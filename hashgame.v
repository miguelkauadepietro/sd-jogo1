==> flow/design.v <==
module hashgame(
    input clk,
    input reset,
    input player,
    input wire [3:0] position,
    output wire [17:0] board,
    output wire [8:0] leds,
    output win1,
    output win2,
    output draw,
    output game_over
);
parameter beginning = 3'b000;
parameter ongoing = 3'b001;
parameter p1win = 3'b010;
parameter p2win = 3'b011;
parameter draw_state = 3'b101;
reg [2:0] curr_state, next_state;
reg [17:0] board_reg;
reg [8:0] filled_positions;
assign board = board_reg;
assign win1 = (curr_state == p1win);
assign win2 = (curr_state == p2win);
assign draw = (curr_state == draw_state);
assign game_over = (curr_state != ongoing && curr_state != beginning);
assign leds[0] = (board_reg[1:0] != 2'b00);
assign leds[1] = (board_reg[3:2] != 2'b00);
assign leds[2] = (board_reg[5:4] != 2'b00);
assign leds[3] = (board_reg[7:6] != 2'b00);
assign leds[4] = (board_reg[9:8] != 2'b00);
assign leds[5] = (board_reg[11:10] != 2'b00);
assign leds[6] = (board_reg[13:12] != 2'b00);
assign leds[7] = (board_reg[15:14] != 2'b00);
assign leds[8] = (board_reg[17:16] != 2'b00);
always @(posedge clk or posedge reset) begin
    if (reset) begin
        curr_state <= beginning;
        board_reg <= 18'b0;
        filled_positions <= 9'b0;
    end else begin
        curr_state <= next_state;
        if (curr_state == ongoing && position >= 0 && position < 9 && !filled_positions[position]) begin
            board_reg[position * 2 +: 2] <= (player == 0) ? 2'b01 : 2'b10;
            filled_positions[position] <= 1'b1;
        end
    end
end
always @(*) begin
    next_state = curr_state;  
    case (curr_state)
        beginning: next_state = ongoing;
        ongoing: begin
            if (check_win(board_reg, 2'b01))
                next_state = p1win;
            else if (check_win(board_reg, 2'b10))
                next_state = p2win;
            else if (filled_positions == 9'b111111111)
                next_state = draw_state;
        end
        p1win, p2win, draw_state: next_state = curr_state;
        default: next_state = beginning;
    endcase
end
function check_win(input [17:0] board, input [1:0] player_token);
    reg [8:0] win_positions;
    begin
        win_positions[0] = (board[1:0] == player_token && board[3:2] == player_token && board[5:4] == player_token);
        win_positions[1] = (board[7:6] == player_token && board[9:8] == player_token && board[11:10] == player_token);
        win_positions[2] = (board[13:12] == player_token && board[15:14] == player_token && board[17:16] == player_token);
        win_positions[3] = (board[1:0] == player_token && board[7:6] == player_token && board[13:12] == player_token);
        win_positions[4] = (board[3:2] == player_token && board[9:8] == player_token && board[15:14] == player_token);
        win_positions[5] = (board[5:4] == player_token && board[11:10] == player_token && board[17:16] == player_token);
        win_positions[6] = (board[1:0] == player_token && board[9:8] == player_token && board[17:16] == player_token);
        win_positions[7] = (board[5:4] == player_token && board[9:8] == player_token && board[13:12] == player_token);
        check_win = win_positions[0] | win_positions[1] | win_positions[2] |
                    win_positions[3] | win_positions[4] | win_positions[5] |
                    win_positions[6] | win_positions[7];
    end
endfunction
endmodule
**Tool chain data of hashgame**

Tool output for the design above, in the order of the flow.
Line numbers count from 1 in the design file above.
Operators carry their Yosys type and port widths (W data, S select, Z words).
A cell with n/a has no value.

- Design top: hashgame
- Clock port: clk
- Library: sky130hd
- Library corner: tt_025C_1v80

**Word-level counts**

Yosys after proc, flatten, opt, wreduce and memory -nomap, before mapping. Memory bits, and registers merged into a memory's read port (data or address), are not among the register bits. Print and check cells are not counted. Equal cells are merged and count once.

- Bits in registers: 30
- Bits of input ports: 7
- Output and inout bits: 31

- Add/sub/neg operators: 2
- Order comparisons: 2
- Equal/unequal tests: 25
- Shift operators: 4
- Multiplexer cells: 5
- Bitwise logic cells: 21
- Reduce/logical cells: 50

Operators with widths:

| kind | count |
|---|---|
| $logic_and A1 B1 Y1 | 36 |
| $shift A2 B33 Y18 | 1 |
| $shift A2 B33 Y18 const A | 1 |
| $neg A5 Y33 | 1 |
| $and A18 B18 Y18 | 1 |
| $or A18 B18 Y18 | 1 |
| $not A18 Y18 | 1 |
| $eq A2 B1 Y1 const B | 9 |
| $eq A2 B2 Y1 const B | 9 |
| $reduce_bool A2 Y1 | 9 |
| $or A1 B1 Y1 | 14 |
| $shift A1 B5 Y9 const A | 1 |
| $shiftx A9 B4 Y1 | 1 |
| $eq A9 B9 Y1 const B | 1 |
| $and A9 B9 Y9 | 1 |
| $or A9 B9 Y9 | 1 |
| $not A9 Y9 | 1 |
| $pmux W3 S3 | 1 |
| $mux W3 | 3 |
| $eq A3 B2 Y1 const B | 2 |
| $neg A4 Y5 | 1 |
| $ge A4 B1 Y1 const B | 1 |
| $lt A4 B4 Y1 const B | 1 |
| $ne A4 B4 Y1 const B | 1 |
| $eq A3 B1 Y1 const B | 1 |
| $ne A3 B1 Y1 const B | 1 |
| $eq A3 B3 Y1 const B | 1 |
| $logic_not A3 Y1 | 1 |

Not listed: further kinds 6, cells in them 6.

**Depth**

Longest topological path by Yosys (ltp), each cell counted once; first at word level (registers and memories cut), then after technology mapping (sequential cells cut; the memories' decode and read muxes count).

- Word-level depth: 13
- ABC_AREA: 0
- Gate-level depth with buffers: 9

**Netlist**

The flow's flattened synthesis, as Yosys stat reports it; memories are mapped. The netlist is that of the ABC_AREA named above (0 if unset); the other value can give another one.
Totals and module areas in this step are rounded.

Cells by type:

| cell | count |
|---|---|
| sky130_fd_sc_hd__dfrtp_1 | 30 |
| sky130_fd_sc_hd__nor4bb_1 | 16 |
| sky130_fd_sc_hd__mux2i_1 | 9 |
| sky130_fd_sc_hd__inv_1 | 19 |
| sky130_fd_sc_hd__ha_1 | 5 |
| sky130_fd_sc_hd__or2_2 | 10 |
| sky130_fd_sc_hd__mux2_2 | 5 |
| sky130_fd_sc_hd__mux4_1 | 2 |
| sky130_fd_sc_hd__or4_4 | 4 |
| sky130_fd_sc_hd__a31o_2 | 5 |
| sky130_fd_sc_hd__nand4_1 | 6 |
| sky130_fd_sc_hd__o21ai_0 | 7 |
| sky130_fd_sc_hd__mux2_1 | 3 |
| sky130_fd_sc_hd__nand2_1 | 9 |
| sky130_fd_sc_hd__nor2b_1 | 5 |
| sky130_fd_sc_hd__nor3_1 | 6 |
| sky130_fd_sc_hd__o21bai_1 | 4 |
| sky130_fd_sc_hd__nor4_1 | 4 |

Not listed: further types 22, cells in them 33.

- Standard cells after synthesis: 182
- Synthesis area: 1900 um^2
- Sequential part of the area: 750 um^2
- Flip-flop cells: 30

**Worst setup path after synthesis**

Path of least setup slack by OpenSTA after synthesis, without wires, with an ideal clock, recovery checks aside; 20% of the period is set as input and as output delay. Where synthesis merged equal registers, the netlist keeps one of their names.

- Kind: input -> register
- From: input position[0]
- To: register board_reg[9]
- Clock period: 3.06 ns
- Input delay: 0.612 ns
- Library setup time: 0.128 ns
- Arrival: 2.545 ns
- Required time: 2.932 ns
- Slack: 0.387 ns
- Delay of the path: 2.061 ns
- Driving pins on the path: 8
- Buffers on the path: 1
- Period reached after synthesis: 2.673 ns

"delay of the path" is the arrival time less input delay plus setup time.
"driving pins on the path" counts driving pins, that of a launching flip-flop among them; a cell with two outputs on the path counts twice.
"period reached after synthesis" = period - worst setup slack (recovery checks aside). The figure is calculated, with input and output delays left at 20% of the set period.
Between the ends stands the longest chain of elaborated cells between them, by number of cells; it is not shown to be the way that was timed. Of several equally long chains one is given.
Each line given opens the expression or statement behind the cell; cells for indexed reads and writes are added by Yosys, which also makes memories of some case tables.
Lines with a computed index may be missing from the assigning lines.

- Cells stage by stage: sky130_fd_sc_hd__buf_6 -> sky130_fd_sc_hd__inv_1 -> sky130_fd_sc_hd__ha_1 -> sky130_fd_sc_hd__nand2b_1 -> sky130_fd_sc_hd__a211o_2 -> sky130_fd_sc_hd__or2_2 -> sky130_fd_sc_hd__or4_4 -> sky130_fd_sc_hd__mux2_1
- Length of the longest elaborated chain: 5
- Elaborated cells between the ends (all ways): 13
- RTL lines with such cells: 2
- Classes of those cells: 1 x add/sub; 2 x compare; 3 x shift; 3 x logic; 4 x reduce/logical

Ends and longest elaborated chain, post-synthesis:

| item | RTL line | source |
|---|---|---|
| start: declaration | 5 | `input wire [3:0] position,` |
| $neg A5 Y33 | 43 | `board_reg[position * 2 +: 2] <= (player == 0) ? 2'b01 : 2'b10;` |
| $shift A2 B33 Y18 | 43 |  |
| $not A18 Y18 | 43 |  |
| $and A18 B18 Y18 | 43 |  |
| $or A18 B18 Y18 | 43 |  |
| end: assignment | 38 | `board_reg <= 18'b0;` |
| end: declaration | 19 | `reg [17:0] board_reg;` |

**Timing after layout**

From the final timing report of job 1: the path of least setup slack in the routed layout; clock arrival at registers is part of the times.

- Kind: input -> register
- From: input position[0]
- To: register board_reg[9]
- Clock period: 1.97 ns
- Input delay: 0.39 ns
- Library setup time: 0.11 ns
- Arrival: 2.19 ns
- Required time: 2.12 ns
- Slack: -0.07 ns
- Driving pins on the path: 8
- Buffers on the path: 1

Between the ends stands the longest chain of elaborated cells between them, by number of cells; it is not shown to be the way that was timed. Of several equally long chains one is given.
Lines with a computed index may be missing from the assigning lines.

- Cells stage by stage: sky130_fd_sc_hd__buf_12 -> sky130_fd_sc_hd__inv_6 -> sky130_fd_sc_hd__ha_4 -> sky130_fd_sc_hd__nand2b_4 -> sky130_fd_sc_hd__a211o_4 -> sky130_fd_sc_hd__or2_4 -> sky130_fd_sc_hd__or4_4 -> sky130_fd_sc_hd__mux2_4
- Length of the longest elaborated chain: 5
- Elaborated cells between the ends (all ways): 13
- RTL lines with such cells: 2
- Classes of those cells: 1 x add/sub; 2 x compare; 3 x shift; 3 x logic; 4 x reduce/logical

Ends and longest elaborated chain, after layout:

| item | RTL line | source |
|---|---|---|
| start: declaration | 5 | `input wire [3:0] position,` |
| $neg A5 Y33 | 43 | `board_reg[position * 2 +: 2] <= (player == 0) ? 2'b01 : 2'b10;` |
| $shift A2 B33 Y18 | 43 |  |
| $not A18 Y18 | 43 |  |
| $and A18 B18 Y18 | 43 |  |
| $or A18 B18 Y18 | 43 |  |
| end: assignment | 38 | `board_reg <= 18'b0;` |
| end: declaration | 19 | `reg [17:0] board_reg;` |

FLOW RESULTS
============

Below are 2 stored runs of the flow (Yosys, OpenROAD; platform sky130hd) on hashgame, each with its settings and what was measured, unordered. Constraints: input delay and output delay 20% of the set period each, output load 0.01 pF.
By "clock period achieved" is meant the clock period of the run minus its worst setup slack. This is arithmetic on one report: input and output delays are still those of the set period (20% each).
"critical path time" is the time allowed to the run's worst setup path (the clock period less input and output delay, where it has them) less its slack. Clock arrival times count: a late capture clock shortens it, a late launch clock lengthens it.
"total power after layout": no workload was simulated; the value follows from the tool's default switching activity.
Results are given in rounded form.

### Job 1

Settings: `period_ns=1.97`, `CAP_MARGIN=20`, `CORE_MARGIN=2`, `CORE_UTILIZATION=40`, `SLEW_MARGIN=20`

- Chip area in the Yosys report: 1900 um^2
- Die outline area: 5300 um^2
- Standard-cell area after layout: 3100 um^2
- Utilization of the finished layout: 69 %
- Worst setup slack after layout: -0.070 ns
- Setup total negative slack: -0.17 ns
- Smallest hold slack: 0.49 ns
- Total power after layout: 1.5 mW
- Clock period achieved: 2.040 ns
- Critical path time: 1.65 ns
- Worst setup path kind: input -> register

### Job 2

Settings: `period_ns=2.29`, `CORE_UTILIZATION=33`, `SETUP_SLACK_MARGIN=0.56`, `PLACE_DENSITY=0.68`, `CORE_ASPECT_RATIO=0.81`, `CORE_MARGIN=4`, `TNS_END_PERCENT=55`, `GPL_ROUTABILITY_DRIVEN=1`, `CAP_MARGIN=0`, `SLEW_MARGIN=10`, `MAX_ROUTING_LAYER=met5`

- Chip area in the Yosys report: 1900 um^2
- Die outline area: 7000 um^2
- Standard-cell area after layout: 3300 um^2
- Utilization of the finished layout: 61 %
- Worst setup slack after layout: 0.19 ns
- Setup total negative slack: 0.000 ns
- Smallest hold slack: 0.49 ns
- Total power after layout: 1.2 mW
- Clock period achieved: 2.100 ns
- Critical path time: 1.64 ns
- Worst setup path kind: input -> register
